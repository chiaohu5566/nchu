==> flow/design.v <==
module alu(alu_out, accum, data, opcode, zero, clk, reset);
input clk, reset;
input [7:0] accum, data;
input [2:0] opcode;
output [7:0] alu_out;
output zero;
reg [7:0] alu_out;
always@(posedge clk)
begin
  if (reset)  begin
	alu_out = 0;
  end
  else   begin
	case (opcode)
		3'b000 :  alu_out = accum;
		3'b001 :  alu_out = (accum + data);
		3'b010 :  alu_out = (accum - data);
		3'b011 :  alu_out = (accum & data);
		3'b100 :  alu_out = (accum ^ data);
		3'b101 :  alu_out = ~accum+8'b1;
		3'b110 :  alu_out = ((accum<<2)+accum) + (accum>>3);
		3'b111 :  alu_out = (accum[7:5])? data : ~data ;
		default :  alu_out = 8'b0;
	endcase
  end
end
assign  zero = (accum == 8'b0)? 1'b1 : 0;
endmodule
Reports on alu:

Tool output for the design above, in the order of the flow.
Line numbers count from 1 in the design file above.
Library cell names are shortened.
A cell with -- has no value.

* top module: alu
* clock input: clk
* cell library: sky130hd
* corner: tt_025C_1v80

Word level:

Yosys after proc, flatten, opt, wreduce and memory -nomap, before mapping. Enables and synchronous resets that opt folds into registers are not counted as muxes. Memory bits, and registers merged into a memory's read port (data or address), are not among the register bits. Print and check cells are not counted. Equal cells are merged and count once.

* memories: 0
* output and inout port bits: 9
* clocked read ports x word width: 0
* RAM bits: 0
* cells after elaboration: 23
* latch bits: 0
* memory bits (read-only): 0
* input port bits: 21
* bits in registers: 8

* $mul: 0
* order comparisons: 0
* muxes and demuxes: 3
* divide/modulo/power cells: 0
* reduce/logical cells: 3
* equal/unequal tests: 7
* shifts and indexed selects: 0
* add/sub/neg operators: 5
* bitwise operators: 4

Operators by type and width (number)
* parallel mux 8 bit (select 8 bit): 1
* adder 8 bit: 2
* NOT 8 bit: 2
* == test 3 bit with constant B: 4
* adder 8 x 1 -> 8 bit with constant B: 1
* adder 8 x 5 -> 8 bit: 1
* subtractor 8 bit: 1
* bitwise AND 8 bit: 1
* bitwise XOR 8 bit: 1
* zero test 8 bit: 1
* two-way mux 8 bit: 1
* == test 3 x 2 -> 1 bit with constant B: 2
* == test 3 x 1 -> 1 bit with constant B: 1
* zero test 3 bit: 1
* nonzero test 3 bit: 1
* two-way mux 1 bit: 1

Longest topological paths:

Longest topological path by Yosys (ltp), each cell counted once; first at word level (registers and memories cut), then after technology mapping (sequential cells cut; the memories' decode and read muxes count).

* word-level depth: 3
* ABC_AREA: 1
* gate-level depth with buffers: 16
* mapped depth without buffers: 16

Synthesis result:

Yosys stat after the flow's synthesis: flattened, memories mapped to cells. It holds for the ABC_AREA given above (unset counts as 0); a run with the other value may have another netlist.
The area totals of this step are shown rounded.

Cells by type
* ha_1: number 27, area in all 337.824 um^2
* nand2_1: number 85, area in all 319.056 um^2
* inv_1: number 53, area in all 198.941 um^2
* nand3_1: number 34, area in all 170.163 um^2
* dfxtp_1: number 8, area in all 160.154 um^2
* nor2_1: number 33, area in all 123.869 um^2
* fa_1: number 5, area in all 100.096 um^2
* o21ai_0: number 18, area in all 90.086 um^2
* a21oi_1: number 17, area in all 85.082 um^2
* xor2_1: number 6, area in all 52.55 um^2
* nand4_1: number 7, area in all 43.792 um^2
* nand3b_1: number 3, area in all 22.522 um^2
* nor2_4: number 2, area in all 22.522 um^2
* o21ai_1: number 4, area in all 20.019 um^2
* or2_2: number 3, area in all 18.768 um^2
* nand3_4: number 1, area in all 17.517 um^2
* xnor2_1: number 2, area in all 17.517 um^2
* o21bai_1: number 2, area in all 15.014 um^2

Not listed: further types 10, cells in them 16.

* buffers: 1
* area of sequential cells: 160 um^2
* cells in the netlist: 326
* flip-flops: 8
* synthesis area: 1910 um^2

Path before layout:

Source: OpenSTA report_checks on the synthesized netlist (no wires, ideal clock, input and output delay 20% of the period each), path of least setup slack; recovery checks are left aside. Register names are those of the netlist, which keeps one name where synthesis merged equal registers.

* kind: input to output
* start point: in accum[0]
* end point: out zero
* data required time: 5088 ps
* setup slack: 3032 ps
* delay of the path: 784 ps
* arrival: 2056 ps
* buffers on the path: 0
* input delay: 1272 ps
* stages: 6
* clock period: 6360 ps
* period reached after synthesis: 3328 ps

"delay of the path" = arrival - input delay + setup time.
At an output port there is no setup time.
"stages": output pins that drive a net of the path, with the launching flip-flop's if there is one; two outputs of one cell count as two.
"period reached after synthesis" = period - worst setup slack (recovery checks aside). The figure is calculated, with input and output delays left at 20% of the set period.
Between the ends stands the longest chain of elaborated cells between them, by number of cells; it is not shown to be the way that was timed. Of several equally long chains one is given.
A line is the first line of the expression or statement that the cell stems from. Yosys adds cells for indexed reads and writes and turns some case tables into memories.

* path through: inv_1 -> ha_1 -> inv_1 -> nor2_1 -> nand2_1 -> nor2_1
* cells in the longest elaborated chain: 2

Ends and longest elaborated chain, post-synthesis
* from (decl): RTL line 3 `input [7:0] accum, data;`
* zero test 8 bit: RTL line 27 `assign  zero = (accum == 8'b0)? 1'b1 : 0;`
* two-way mux 1 bit: RTL line 27
* to (decl): RTL line 6 `output zero;`

Path in the finished layout:

Path of least setup slack in the final report of entry A (OpenROAD, finished layout, wires in). Where an end is a register, its clock arrival counts in the times.
The path's times are printed in steps of 10 ps; the period is the one set.

* kind: input to register
* start point: in data[0]
* end point: reg alu_out[4]
* stages: 14
* buffers on the path: 2
* input delay: 530 ps
* clock period: 2630 ps
* arrival: 2550 ps
* data required time: 2790 ps
* setup slack: 240 ps

Between the ends stands the longest chain of elaborated cells between them, by number of cells; it is not shown to be the way that was timed. Of several equally long chains one is given.
At most two assigning lines are given for a register; there are more.

* path through: clkbuf_2 -> inv_2 -> ha_4 -> inv_2 -> o31ai_4 -> xor2_2 -> inv_2 -> ha_4 -> buf_4 -> nor3_1 -> nand3b_1 -> nand3_1 -> nand2_1 -> inv_1
* cells in the longest elaborated chain: 2

Ends and longest elaborated chain, after layout
* from (decl): RTL line 3 `input [7:0] accum, data;`
* subtractor 8 bit: RTL line 17 `3'b010 : alu_out = (accum - data);`
* parallel mux 8 bit (select 8 bit): RTL line 14 `case (opcode)`
* to (assign): RTL line 15 `3'b000 : alu_out = accum;`
* to (assign): RTL line 16 `3'b001 : alu_out = (accum + data);`
* to (decl): RTL line 5 `output [7:0] alu_out;`

Module alu, platform sky130hd: 2 stored runs of the flow (Yosys, OpenROAD) with differing settings, in no particular order. Input and output delays are each 20% of the period that was set; the output load is 0.01 pF.
By "period reached" is meant the clock period of the run minus its worst setup slack. This is arithmetic on one report: input and output delays are still those of the set period (20% each).
By "critical path time" is meant the share of the clock period that the worst setup path is allowed (20% is reserved at inputs, 20% at outputs), minus its slack. Clock arrival times at its registers enter into it.
"total power after layout" is the tool's figure for a default switching activity; nothing was simulated.
"critical path time" is given in steps of 10 ps.
Measured values are rounded.

### Entry A

Settings: `period_ns=2.63`, `CORE_UTILIZATION=54`, `SETUP_SLACK_MARGIN=0.39`, `PLACE_DENSITY_LB_ADDON=0.23`, `CORE_MARGIN=3`, `ABC_AREA=1`, `CTS_CLUSTER_DIAMETER=124`, `MAX_ROUTING_LAYER=met4`, `CAP_MARGIN=20`, `SLEW_MARGIN=20`

- Area of the synthesized netlist: 1910 um^2
- Die size: 4290 um^2
- Standard-cell area of the final layout: 2860 um^2
- Utilization after routing: 89.4 %
- Worst setup slack after layout: 239 ps
- Setup TNS: 0 ps
- Worst hold slack in the final report: 770 ps
- Total power after layout: 0.941 mW
- Period reached: 2391 ps
- Critical path time: 1870 ps
- Critical path kind: input to register

### Entry B

Settings: `period_ns=3.32`, `CORE_UTILIZATION=20`, `SETUP_SLACK_MARGIN=0.08`, `PLACE_DENSITY_LB_ADDON=0.13`, `CELL_PAD_IN_SITES_GLOBAL_PLACEMENT=0`, `TNS_END_PERCENT=15`, `ABC_AREA=1`, `GPL_TIMING_DRIVEN=1`, `GPL_ROUTABILITY_DRIVEN=0`, `CTS_CLUSTER_SIZE=89`, `CAP_MARGIN=5`, `CORE_MARGIN=2`, `SLEW_MARGIN=20`

- Area of the synthesized netlist: 1910 um^2
- Die size: 10400 um^2
- Standard-cell area of the final layout: 2560 um^2
- Utilization after routing: 27.7 %
- Worst setup slack after layout: 327 ps
- Setup TNS: 0 ps
- Worst hold slack in the final report: 1030 ps
- Total power after layout: 0.622 mW
- Period reached: 2993 ps
- Critical path time: 1670 ps
- Critical path kind: input to output
